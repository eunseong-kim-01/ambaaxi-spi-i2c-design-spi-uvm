==> flow/design.v <==
`timescale 1ns / 1ps
module AXI_Lite_Slave (
    input  logic        ACLK,
    input  logic        ARESETn,
    input  logic [ 3:0] AWADDR,
    input  logic        AWVALID,
    output logic        AWREADY,
    input  logic [31:0] WDATA,
    input  logic        WVALID,
    output logic        WREADY,
    output logic [ 1:0] BRESP,
    output logic        BVALID,
    input  logic        BREADY,
    input  logic [ 3:0] ARADDR,
    input  logic        ARVALID,
    output logic        ARREADY,
    output logic [31:0] RDATA,
    output logic [ 1:0] RRESP,
    output logic        RVALID,
    input  logic        RREADY
);
    logic [31:0] registers [4];
    logic [3:0]  awaddr_internal;
    logic [3:0]  araddr_internal;
    logic [31:0] rdata_internal;
    typedef enum { AW_IDLE_S, AW_READY_S } aw_state_e;
    aw_state_e aw_state, aw_state_next;
    always_ff @(posedge ACLK) begin
        if (!ARESETn) begin
            aw_state <= AW_IDLE_S;
        end else begin
            aw_state <= aw_state_next;
        end
    end
    always_comb begin
        aw_state_next = aw_state;
        AWREADY = 1'b0; 
        case(aw_state)
            AW_IDLE_S: begin
                AWREADY = 1'b0;
                if (AWVALID) begin 
                    aw_state_next = AW_READY_S;
                end
            end
            AW_READY_S: begin
                AWREADY = 1'b1; 
                if (AWVALID & AWREADY) begin 
                    aw_state_next = AW_IDLE_S;
                end
            end
        endcase
    end
    always_ff @(posedge ACLK) begin
        if (!ARESETn) begin
            awaddr_internal <= '0;
        end else if (AWVALID & AWREADY) begin
            awaddr_internal <= AWADDR;
        end
    end
    typedef enum { W_IDLE_S, W_READY_S } w_state_e;
    w_state_e w_state, w_state_next;
    always_ff @(posedge ACLK) begin
        if (!ARESETn) begin
            w_state <= W_IDLE_S;
        end else begin
            w_state <= w_state_next;
        end
    end
    always_comb begin
        w_state_next = w_state;
        WREADY = 1'b0; 
        case(w_state)
            W_IDLE_S: begin
                WREADY = 1'b0;
                if (WVALID) begin 
                    w_state_next = W_READY_S;
                end
            end
            W_READY_S: begin
                WREADY = 1'b1; 
                if (WVALID & WREADY) begin 
                    w_state_next = W_IDLE_S;
                end
            end
        endcase
    end
    always_ff @(posedge ACLK) begin
        if (!ARESETn) begin
            for (int i = 0; i < 4; i++) begin
                registers[i] <= 32'b0;
            end
        end else if (WVALID & WREADY) begin
            if (AWVALID & AWREADY) begin
                registers[AWADDR[3:2]] <= WDATA;
            end else begin
                registers[awaddr_internal[3:2]] <= WDATA; 
            end
        end
    end
    typedef enum { B_IDLE_S, B_VALID_S } b_state_e;
    b_state_e b_state, b_state_next;
    always_ff @(posedge ACLK) begin
        if (!ARESETn) begin
            b_state <= B_IDLE_S;
        end else begin
            b_state <= b_state_next;
        end
    end
    always_comb begin
        b_state_next = b_state;
        BVALID = 1'b0; 
        BRESP  = 2'b00;
        case(b_state)
            B_IDLE_S: begin
                BVALID = 1'b0;
                if (WVALID & WREADY) begin 
                    b_state_next = B_VALID_S;
                end
            end
            B_VALID_S: begin
                BVALID = 1'b1; 
                BRESP  = 2'b00;
                if (BVALID & BREADY) begin 
                    b_state_next = B_IDLE_S;
                end
            end
        endcase
    end
    typedef enum { AR_IDLE_S, AR_READY_S } ar_state_e;
    ar_state_e ar_state, ar_state_next;
    always_ff @(posedge ACLK) begin
        if (!ARESETn) begin
            ar_state <= AR_IDLE_S;
        end else begin
            ar_state <= ar_state_next;
        end
    end
    always_comb begin
        ar_state_next = ar_state;
        ARREADY = 1'b0; 
        case(ar_state)
            AR_IDLE_S: begin
                ARREADY = 1'b0;
                if (ARVALID) begin 
                    ar_state_next = AR_READY_S;
                end
            end
            AR_READY_S: begin
                ARREADY = 1'b1; 
                if (ARVALID & ARREADY) begin 
                    ar_state_next = AR_IDLE_S;
                end
            end
        endcase
    end
    always_ff @(posedge ACLK) begin
        if (!ARESETn) begin
            araddr_internal <= '0;
            rdata_internal  <= '0;
        end else if (ARVALID & ARREADY) begin
            araddr_internal <= ARADDR;
            rdata_internal  <= registers[ARADDR[3:2]]; 
        end
    end
    typedef enum { R_IDLE_S, R_VALID_S } r_state_e;
    r_state_e r_state, r_state_next;
    always_ff @(posedge ACLK) begin
        if (!ARESETn) begin
            r_state <= R_IDLE_S;
        end else begin
            r_state <= r_state_next;
        end
    end
    always_comb begin
        r_state_next = r_state;
        RVALID = 1'b0;  
        RDATA  = rdata_internal;
        RRESP  = 2'b00;
        case(r_state)
            R_IDLE_S: begin
                RVALID = 1'b0;
                if (ARVALID & ARREADY) begin 
                    r_state_next = R_VALID_S;
                end
            end
            R_VALID_S: begin
                RVALID = 1'b1; 
                RRESP  = 2'b00;
                if (RVALID & RREADY) begin 
                    r_state_next = R_IDLE_S;
                end
            end
        endcase
    end
endmodule
== Reports on AXI_Lite_Slave ==
Tool output for the design above, in the order of the flow.
Line numbers count from 1 in the design file above.
Not given: -
Design
  top module: AXI_Lite_Slave
  clock port: ACLK
  cell library: sky130hd
  corner: tt_025C_1v80

== Word level ==
Source: Yosys, flattened and elaborated, memories not mapped. Widths are those after wreduce. Registers that Yosys merges into a memory's read port (data or address) are not register bits. Print and check cells do not count. Equal cells are merged and count once.
Memory sizes are those after Yosys's memory passes, which may raise the word count (mostly to a power of two), join words into wider ones and drop unused or constant bits.
Storage and ports
  flip-flop bits (word level): 164
  bits in writable memories: 128
  memory cells: 1
  input port bits: 47
  output and inout bits: 41
  elaborated cells: 88
Memory list
  registers: depth 4, width 32, line 22  | logic [31:0] registers [4];
Operators by class
  equality and inequality tests: 15
  mux-type cells: 45
  bitwise gates (word level): 3
  reductions and logical operators: 18
Operators by type and width (count)
  32-bit 2-to-1 mux: 18
  32-bit parallel mux with 2-bit select: 5
  32-bit by 1-bit equality test with 1-bit output with constant B: 5
  32-bit logical NOT: 5
  32-bit OR reduction: 2
  2-bit != test with constant B: 10
  2-bit 2-to-1 mux: 8
  3-bit AND reduction: 5
  1-bit 2-to-1 mux: 14
  2-bit nonzero test: 5
  1-bit AND: 3
  1-bit logical NOT: 1

== Longest topological paths ==
Yosys ltp: most cells in a row. Word level: on the elaborated netlist, between registers, memories and ports. Mapped: between sequential cells and ports; inverters and the memories' decode and read muxes count.
Depth
  depth in word-level cells: 9
  ABC_AREA: 0
  depth in mapped cells: 6
  depth with buffers taken out: 3

== Mapped cells and area ==
The flow's flattened synthesis, as Yosys stat reports it; memories are mapped. The netlist is that of the ABC_AREA named above (0 if unset); the other value can give another one.
The area totals of this step are shown rounded.
Cell types
  sky130_fd_sc_hd__edfxtp_1: count 128, total area 3.84E+03 µm²
  sky130_fd_sc_hd__dfxtp_1: count 44, total area 880.845 µm²
  sky130_fd_sc_hd__mux2i_1: count 67, total area 670.643 µm²
  sky130_fd_sc_hd__nor2_1: count 96, total area 360.346 µm²
  sky130_fd_sc_hd__a21o_1: count 32, total area 240.23 µm²
  sky130_fd_sc_hd__o22ai_1: count 32, total area 200.192 µm²
  sky130_fd_sc_hd__buf_4: count 23, total area 172.666 µm²
  sky130_fd_sc_hd__nand2_1: count 40, total area 150.144 µm²
  sky130_fd_sc_hd__inv_1: count 35, total area 131.376 µm²
  sky130_fd_sc_hd__a31oi_4: count 3, total area 63.811 µm²
  sky130_fd_sc_hd__buf_2: count 10, total area 50.048 µm²
  sky130_fd_sc_hd__nand3_1: count 8, total area 40.038 µm²
  sky130_fd_sc_hd__buf_6: count 3, total area 33.782 µm²
  sky130_fd_sc_hd__a21boi_0: count 4, total area 30.029 µm²
  sky130_fd_sc_hd__nand2b_1: count 4, total area 25.024 µm²
  sky130_fd_sc_hd__o21ai_0: count 5, total area 25.024 µm²
  sky130_fd_sc_hd__and4b_1: count 2, total area 20.019 µm²
  sky130_fd_sc_hd__nor2b_1: count 3, total area 18.768 µm²
Other cell types: 10; their cells: 10.
Synthesis totals
  standard cells after synthesis: 549
  chip area (Yosys): 7030 µm²
  sequential area: 4720 µm²
  mapped flip-flops: 172
  buffers: 37

== Path before layout ==
OpenSTA on the mapped netlist: ideal clock, no wires. The path of least setup slack (recovery checks aside). Input and output delay are each 20% of the period. Register names are those of the netlist, which keeps one name where synthesis merged equal registers.
Path post-synthesis
  path type: input-to-reg
  start: input AWVALID
  end: memory registers[0][0]
  period: 4.78 ns
  external input delay: 0.956 ns
  library setup time: 0.466 ns
  launch time at the first pin: 0.956 ns
  arrival time: 3.756 ns
  data required time: 4.314 ns
  setup slack: 0.558 ns
  path delay: 3.266 ns
  driving pins on the path: 4
  path buffers: 1
  period reached after synthesis: 4.222 ns
"path delay" = arrival - input delay + setup time.
"driving pins on the path" counts driving pins, that of a launching flip-flop among them; a cell with two outputs on the path counts twice.
"period reached after synthesis" = period - worst setup slack (recovery checks aside). The figure is calculated, with input and output delays left at 20% of the set period.
The rows between start and end are the longest chain of elaborated cells between them; the timing report does not say that the signal goes this way. Where chains are equally long, one stands for them.
Each line given opens the expression or statement behind the cell; cells for indexed reads and writes are added by Yosys, which also makes memories of some case tables.
Only ways into the end's enable, where the timed path ends, are counted here.
Between the ends, post-synthesis
  cell sequence: sky130_fd_sc_hd__buf_2 > sky130_fd_sc_hd__and4bb_2 > sky130_fd_sc_hd__a31oi_4 > sky130_fd_sc_hd__o21ai_0
  length of the longest elaborated chain: 7
  elaborated cells between the ends (all ways): 19
  classes of those cells: 16 x mux; 1 x logic; 2 x reduce/logical
RTL lines, path post-synthesis
  start, declared: line 6  | input  logic        AWVALID,
  1-bit AND: line 93  | if (AWVALID & AWREADY) begin
  1-bit 2-to-1 mux: line 93
  1-bit 2-to-1 mux: line 92  | end else if (WVALID & WREADY) begin
  1-bit 2-to-1 mux: line 88  | if (!ARESETn) begin
  32-bit OR reduction
  2-bit 2-to-1 mux x2
  end, declared: line 22  | logic [31:0] registers [4];

== Path in the finished layout ==
From the final timing report of job 1: the path of least setup slack in the routed layout; clock arrival at registers is part of the times.
Path after layout
  path type: input-to-reg
  start: input AWVALID
  end: memory registers[2][10]
  period: 3.31 ns
  external input delay: 0.66 ns
  library setup time: 0.30 ns
  launch time at the first pin: 0.66 ns
  arrival time: 2.37 ns
  data required time: 3.43 ns
  setup slack: 1.06 ns
  driving pins on the path: 5
  path buffers: 2
The rows between start and end are the longest chain of elaborated cells between them; the timing report does not say that the signal goes this way. Where chains are equally long, one stands for them.
Only ways into the end's enable, where the timed path ends, are counted here.
Between the ends, after layout
  cell sequence: sky130_fd_sc_hd__clkdlybuf4s50_1 > sky130_fd_sc_hd__and4b_1 > sky130_fd_sc_hd__a31oi_4 > sky130_fd_sc_hd__o21ai_4 > sky130_fd_sc_hd__buf_12
  length of the longest elaborated chain: 7
  elaborated cells between the ends (all ways): 19
  classes of those cells: 16 x mux; 1 x logic; 2 x reduce/logical
RTL lines, path after layout
  start, declared: line 6  | input  logic        AWVALID,
  1-bit AND: line 93  | if (AWVALID & AWREADY) begin
  1-bit 2-to-1 mux: line 93
  1-bit 2-to-1 mux: line 92  | end else if (WVALID & WREADY) begin
  1-bit 2-to-1 mux: line 88  | if (!ARESETn) begin
  32-bit OR reduction
  2-bit 2-to-1 mux x2
  end, declared: line 22  | logic [31:0] registers [4];

# Flow runs of AXI_Lite_Slave

Top module AXI_Lite_Slave; platform sky130hd; tools Yosys and OpenROAD; 2 stored runs in no particular order. Input and output delays are each 20% of the period that was set; the output load is 0.01 pF.
By "power" is meant OpenSTA's value without simulated activity: inputs other than the clock are taken to toggle once in ten clock periods, and the tool carries that through the logic.
Measured values are rounded.

Job 1
==> flow/run.sh <==
#!/bin/bash
# the make line also repeats the synthesis and layout settings of config.mk as NAME=value (left out here)
make -C /OpenROAD-flow-scripts/flow DESIGN_CONFIG=/design/flow/config.mk WORK_HOME=/design/flow/orfs CLKGATE_MAP_FILE= finish
==> flow/config.mk <==
export PLATFORM = sky130hd
export DESIGN_NAME = AXI_Lite_Slave
export DESIGN_NICKNAME = AXI_Lite_Slave
export VERILOG_FILES = /design/flow/design.v
export SDC_FILE = /design/flow/constraint.sdc
export NUM_CORES = 4
export LEC_CHECK = 0
export CAP_MARGIN = 20
export CELL_PAD_IN_SITES_DETAIL_PLACEMENT = 0
export CORE_ASPECT_RATIO = 1.49
export CORE_MARGIN = 2
export CORE_UTILIZATION = 64
export CTS_CLUSTER_DIAMETER = 341
export CTS_CLUSTER_SIZE = 78
export GPL_ROUTABILITY_DRIVEN = 0
export PLACE_DENSITY_LB_ADDON = 0.2
export SETUP_SLACK_MARGIN = 0.74
export SLEW_MARGIN = 20
export TNS_END_PERCENT = 85
==> flow/constraint.sdc <==
create_clock -name core_clock -period 3.31 [get_ports {ACLK}]
set_input_delay 0.6620 -clock core_clock [delete_from_list [all_inputs] [get_ports {ACLK}]]
set_output_delay 0.6620 -clock core_clock [all_outputs]
set_load 0.01 [all_outputs]

==> results of job 1 <==
chip area after synthesis (Yosys): 7,030 µm²
die area: 11,900 µm²
standard-cell area of the final layout: 8,530 µm²
worst setup slack after layout: 1.06 ns
worst hold slack: 0.450 ns
power: 4,690 µW

Job 2
==> flow/run.sh <==
#!/bin/bash
# the make line also repeats the synthesis and layout settings of config.mk as NAME=value (left out here)
make -C /OpenROAD-flow-scripts/flow DESIGN_CONFIG=/design/flow/config.mk WORK_HOME=/design/flow/orfs CLKGATE_MAP_FILE= finish
==> flow/config.mk <==
export PLATFORM = sky130hd
export DESIGN_NAME = AXI_Lite_Slave
export DESIGN_NICKNAME = AXI_Lite_Slave
export VERILOG_FILES = /design/flow/design.v
export SDC_FILE = /design/flow/constraint.sdc
export NUM_CORES = 4
export LEC_CHECK = 0
export CAP_MARGIN = 20
export CORE_ASPECT_RATIO = 0.57
export CORE_MARGIN = 2
export CORE_UTILIZATION = 66
export GPL_TIMING_DRIVEN = 0
export HOLD_SLACK_MARGIN = -0.06
export MAX_ROUTING_LAYER = met4
export PLACE_DENSITY_LB_ADDON = 0.01
export SLEW_MARGIN = 15
==> flow/constraint.sdc <==
create_clock -name core_clock -period 7.4 [get_ports {ACLK}]
set_input_delay 1.4800 -clock core_clock [delete_from_list [all_inputs] [get_ports {ACLK}]]
set_output_delay 1.4800 -clock core_clock [all_outputs]
set_load 0.01 [all_outputs]

==> results of job 2 <==
chip area after synthesis (Yosys): 7,030 µm²
die area: 11,500 µm²
standard-cell area of the final layout: 8,750 µm²
worst setup slack after layout: 4.21 ns
worst hold slack: 0.450 ns
power: 2,220 µW
