==> flow/design.v <==
`timescale 1ns / 1ps
module AXI_Lite_Master (
    input  logic        ACLK,
    input  logic        ARESETn,
    output logic [ 3:0] AWADDR,
    output logic        AWVALID,
    input  logic        AWREADY,
    output logic [31:0] WDATA,
    output logic        WVALID,
    input  logic        WREADY,
    input  logic [ 1:0] BRESP,
    input  logic        BVALID,
    output logic        BREADY,
    output logic [ 3:0] ARADDR,
    output logic        ARVALID,
    input  logic        ARREADY,
    input  logic [31:0] RDATA,
    input  logic [ 1:0] RRESP, 
    input  logic        RVALID,
    output logic        RREADY,
    input  logic        transfer,
    output logic        ready,
    input  logic [31:0] addr,
    input  logic [31:0] wdata,
    input  logic        write,
    output logic [31:0] rdata
);
    logic w_ready, r_ready;
    assign ready = w_ready | r_ready; 
    typedef enum {
        AW_IDLE_S,
        AW_VALID_S
    } aw_state_e;
    aw_state_e aw_state, aw_state_next;
    always_ff @(posedge ACLK) begin
        if (!ARESETn) begin
            aw_state <= AW_IDLE_S;
        end else begin
            aw_state <= aw_state_next;
        end
    end
    always_comb begin
        aw_state_next = aw_state;
        AWVALID = 1'b0;
        AWADDR  = addr; 
        case (aw_state)
            AW_IDLE_S: begin
                AWVALID = 1'b0;
                if (transfer & write) begin
                    aw_state_next = AW_VALID_S;
                end
            end
            AW_VALID_S: begin
                AWADDR  = addr;
                AWVALID = 1'b1;
                if (AWVALID & AWREADY) begin
                    aw_state_next = AW_IDLE_S;
                end
            end
        endcase
    end
    typedef enum {
        W_IDLE_S,
        W_VALID_S
    } w_state_e;
    w_state_e w_state, w_state_next;
    always_ff @(posedge ACLK) begin
        if (!ARESETn) begin
            w_state <= W_IDLE_S;
        end else begin
            w_state <= w_state_next;
        end
    end
    always_comb begin
        w_state_next = w_state;
        WVALID = 1'b0;
        WDATA  = wdata; 
        case (w_state)
            W_IDLE_S: begin
                WVALID = 1'b0;
                if (transfer & write) begin
                    w_state_next = W_VALID_S;
                end
            end
            W_VALID_S: begin
                WDATA  = wdata;
                WVALID = 1'b1; 
                if (WVALID & WREADY) begin
                    w_state_next = W_IDLE_S;
                end
            end
        endcase
    end
    typedef enum {
        B_IDLE_S,
        B_READY_S
    } b_state_e;
    b_state_e b_state, b_state_next;
    always_ff @(posedge ACLK) begin
        if (!ARESETn) begin
            b_state <= B_IDLE_S;
        end else begin
            b_state <= b_state_next;
        end
    end
    always_comb begin
        b_state_next = b_state;
        BREADY  = 1'b0;
        w_ready = 1'b0;
        case (b_state)
            B_IDLE_S: begin
                BREADY = 1'b0;
                if (WVALID) begin 
                    b_state_next = B_READY_S;
                end
            end
            B_READY_S: begin
                BREADY = 1'b1;
                if (BVALID) begin 
                    b_state_next = B_IDLE_S;
                    w_ready = 1'b1; 
                end
            end
        endcase
    end
    typedef enum {
        AR_IDLE_S,
        AR_VALID_S
    } ar_state_e;
    ar_state_e ar_state, ar_state_next;
    always_ff @(posedge ACLK) begin
        if (!ARESETn) begin
            ar_state <= AR_IDLE_S;
        end else begin
            ar_state <= ar_state_next;
        end
    end
    always_comb begin
        ar_state_next = ar_state;
        ARVALID = 1'b0;
        ARADDR  = addr;
        case (ar_state)
            AR_IDLE_S: begin
                ARVALID = 1'b0;
                if (transfer & !write) begin 
                    ar_state_next = AR_VALID_S;
                end
            end
            AR_VALID_S: begin
                ARADDR  = addr;
                ARVALID = 1'b1;
                if (ARVALID & ARREADY) begin
                    ar_state_next = AR_IDLE_S;
                end
            end
        endcase
    end
    typedef enum {
        R_IDLE_S,
        R_READY_S 
    } r_state_e;
    r_state_e r_state, r_state_next;
    always_ff @(posedge ACLK) begin
        if (!ARESETn) begin
            r_state <= R_IDLE_S;
            rdata   <= 32'b0;
        end else begin
            r_state <= r_state_next;
            if (r_state == R_READY_S && RVALID) begin
                rdata <= RDATA;
            end
        end
    end
    always_comb begin
        r_state_next = r_state;
        RREADY  = 1'b0;
        r_ready = 1'b0;
        case (r_state)
            R_IDLE_S: begin
                RREADY = 1'b0;
                if (ARVALID) begin
                    r_state_next = R_READY_S;
                end
            end
            R_READY_S: begin
                RREADY = 1'b1;
                if (RVALID) begin 
                    r_state_next = R_IDLE_S;
                    r_ready = 1'b1; 
                end
            end
        endcase
    end
endmodule
---- From RTL to reports: AXI_Lite_Master ----
The steps from the RTL of AXI_Lite_Master to its reports follow in flow order.
Line numbers count from 1 in the design file above.
Cell names lack the library's common part.
A cell with - has no value.
design
  design top .............................. AXI_Lite_Master
  clock input ............................. ACLK
  standard-cell library ................... sky130hd
  timing corner ........................... tt_025C_1v80

---- Word-level counts ----
Source: Yosys, flattened and elaborated, memories not mapped. Widths are those after wreduce. Registers that Yosys merges into a memory's read port (data or address) are not register bits. Print and check cells do not count. Equal cells are merged and count once.
storage and ports
  input bits .............................. 109
  bits in registers ....................... 192
  output and inout bits ................... 78
  elaborated cells ........................ 64
cells by class
  muxes and demuxes ....................... 23
  bitwise logic cells ..................... 3
  equal/unequal tests ..................... 15
  reductions and logical operators ........ 17
operators with widths
  cell                                     count
  case mux 32 bit (select 2 bit)           5
  two-way mux 32 bit                       9
  == test 32 x 1 -> 1 bit with constant B  5
  logical NOT 32 bit                       5
  != test 2 bit with constant B            10
  AND reduction 3 bit                      5
  nonzero test 2 bit                       5
  two-way mux 1 bit                        9
  AND 1 bit                                2
  bitwise OR 1 bit                         1
  logical AND 1 bit                        1
  logical NOT 1 bit                        1

---- Depth ----
Longest topological path by Yosys (ltp), each cell counted once; first at word level (registers and memories cut), then after technology mapping (sequential cells cut; the memories' decode and read muxes count).
depth
  depth in word-level cells ............... 4
  ABC_AREA ................................ 0
  depth in mapped cells ................... 5
  mapped depth without buffers ............ 2

---- Netlist ----
Yosys stat after the flow's synthesis: flattened, memories mapped to cells. It holds for the ABC_AREA given above (unset counts as 0); a run with the other value may have another netlist.
Totals and module areas in this step are rounded.
cells by type
  cell      count  area in all (µm²)
  dfxtp_1   42     840.806
  buf_4     42     315.302
  o21ai_2   30     262.752
  nand4_1   32     200.192
  nand2_1   39     146.39
  buf_12    3      60.058
  buf_2     12     60.058
  nand2b_1  7      43.792
  a221o_1   3      30.029
  buf_6     2      22.522
  a21oi_1   4      20.019
  nand3_1   4      20.019
  o21ai_1   3      15.014
  and2_4    1      8.758
  nand3b_1  1      7.507
  inv_2     1      3.754
mapped netlist
  sequential part of the area ............. 841 µm²
  synthesis area .......................... 2060 µm²
  buffer cells ............................ 59
  standard cells after synthesis .......... 226
  mapped flip-flops ....................... 42

---- Timing after synthesis ----
Path of least setup slack by OpenSTA after synthesis, without wires, with an ideal clock, recovery checks aside; 20% of the period is set as input and as output delay. Where synthesis merged equal registers, the netlist keeps one of their names.
timing after synthesis
  path kind ............................... reg-to-output
  from .................................... reg r_state
  to ...................................... out ready
  arrival time ............................ 845 ps
  clock period ............................ 1060 ps
  path buffers ............................ 2
  required time ........................... 848 ps
  path slack .............................. 3 ps
  driving pins on the path ................ 5
  delay of the path ....................... 845 ps
  output delay ............................ 212 ps
  time at the first pin ................... 0 ps
  period reached after synthesis .......... 1057 ps
"delay of the path" is the arrival time less input delay plus setup time.
At an output port there is no setup time.
"driving pins on the path": output pins that drive a net of the path, with the launching flip-flop's if there is one; two outputs of one cell count as two.
"period reached after synthesis" is the clock period less the worst setup slack; recovery checks do not enter. This is arithmetic on one report: input and output delays are still those of the set period (20% each).
Where an end lacks its bit number, it is one bit of the signal, or one of the new flip-flops if synthesis recoded a state register.
between the ends, after synthesis
  cells stage by stage .................... dfxtp_1 > buf_6 > buf_2 > nand2_1 > nand2_1
RTL lines, path after synthesis
  element          RTL line  RTL
  start, declared  162       r_state_e r_state, r_state_next;
  start, assigned  165       r_state <= R_IDLE_S;
  start, assigned  168       r_state <= r_state_next;
  end, declared    22        output logic        ready,
No chain of elaborated cells between the ends is given.

---- Worst path after layout ----
From the final timing report of entry A: the path of least setup slack in the routed layout; clock arrival at registers is part of the times.
The path's times are printed in steps of 10 ps; the period is the one set.
timing after layout
  path kind ............................... reg-to-output
  from .................................... reg r_state
  to ...................................... out ready
  clock period ............................ 1160 ps
  required time ........................... 930 ps
  driving pins on the path ................ 4
  time at the first pin ................... 290 ps
  arrival time ............................ 900 ps
  output delay ............................ 230 ps
  path slack .............................. 30 ps
  path buffers ............................ 1
Where an end lacks its bit number, it is one bit of the signal, or one of the new flip-flops if synthesis recoded a state register.
between the ends, after layout
  cells stage by stage .................... dfxtp_4 > nand2_2 > nand2_2 > buf_6
RTL lines, path after layout
  element          RTL line  RTL
  start, declared  162       r_state_e r_state, r_state_next;
  start, assigned  165       r_state <= R_IDLE_S;
  start, assigned  168       r_state <= r_state_next;
  end, declared    22        output logic        ready,
No chain of elaborated cells between the ends is given.

FLOW RESULTS
============

2 stored runs of AXI_Lite_Master in the flow (synthesis by Yosys, layout by OpenROAD, sky130hd cells), in arbitrary order. Constraints: input delay and output delay 20% of the set period each, output load 0.01 pF.
"clock period reached" = clock period - worst setup slack. The figure is calculated, with input and output delays left at 20% of the set period.
"allowed time less slack (worst setup path)" = time allowed to the worst setup path (clock period - input delay - output delay, where it has them) - its slack; a late launch clock adds to it, a late capture clock takes from it.
"total design power" is the tool's figure for a default switching activity; nothing was simulated.
"allowed time less slack (worst setup path)" is given in steps of 10 ps.
Results are given in rounded form.

======== entry A ========
==> flow/run.sh <==
#!/bin/bash
# the make line also repeats the synthesis and layout settings of config.mk as NAME=value (left out here)
make -C /OpenROAD-flow-scripts/flow DESIGN_CONFIG=/design/flow/config.mk WORK_HOME=/design/flow/orfs CLKGATE_MAP_FILE= finish
==> flow/config.mk <==
export PLATFORM = sky130hd
export DESIGN_NAME = AXI_Lite_Master
export DESIGN_NICKNAME = AXI_Lite_Master
export VERILOG_FILES = /design/flow/design.v
export SDC_FILE = /design/flow/constraint.sdc
export NUM_CORES = 4
export LEC_CHECK = 0
export CAP_MARGIN = 20
export CORE_ASPECT_RATIO = 1.46
export CORE_MARGIN = 10
export CORE_UTILIZATION = 40
export CTS_CLUSTER_DIAMETER = 99
export GPL_TIMING_DRIVEN = 1
export PLACE_DENSITY_LB_ADDON = 0.27
export SLEW_MARGIN = 20
==> flow/constraint.sdc <==
create_clock -name core_clock -period 1.16 [get_ports {ACLK}]
set_input_delay 0.2320 -clock core_clock [delete_from_list [all_inputs] [get_ports {ACLK}]]
set_output_delay 0.2320 -clock core_clock [all_outputs]
set_load 0.01 [all_outputs]

-------- measured, entry A --------
  smallest hold slack ..................... 224 ps
  allowed time less slack (worst setup path) .. 900 ps
  kind of the worst setup path ............ reg-to-output
  die size ................................ 8460 µm²
  sum of negative setup slack ............. 0 ps
  total design power ...................... 0.00302 W
  final design utilization ................ 54.9 %
  clock period reached .................... 1135 ps
  worst slack on setup checks ............. 25 ps
  synthesis area .......................... 2060 µm²

======== entry B ========
==> flow/run.sh <==
#!/bin/bash
# the make line also repeats the synthesis and layout settings of config.mk as NAME=value (left out here)
make -C /OpenROAD-flow-scripts/flow DESIGN_CONFIG=/design/flow/config.mk WORK_HOME=/design/flow/orfs CLKGATE_MAP_FILE= finish
==> flow/config.mk <==
export PLATFORM = sky130hd
export DESIGN_NAME = AXI_Lite_Master
export DESIGN_NICKNAME = AXI_Lite_Master
export VERILOG_FILES = /design/flow/design.v
export SDC_FILE = /design/flow/constraint.sdc
export NUM_CORES = 4
export LEC_CHECK = 0
export ABC_AREA = 0
export CAP_MARGIN = 25
export CELL_PAD_IN_SITES_DETAIL_PLACEMENT = 1
export CORE_MARGIN = 3
export CORE_UTILIZATION = 60
export CTS_CLUSTER_DIAMETER = 257
export MAX_ROUTING_LAYER = met5
export PLACE_DENSITY_LB_ADDON = 0.01
export SLEW_MARGIN = 0
==> flow/constraint.sdc <==
create_clock -name core_clock -period 1.47 [get_ports {ACLK}]
set_input_delay 0.2940 -clock core_clock [delete_from_list [all_inputs] [get_ports {ACLK}]]
set_output_delay 0.2940 -clock core_clock [all_outputs]
set_load 0.01 [all_outputs]

-------- entry B --------
  stopped before the end: placement reported DPL-0033
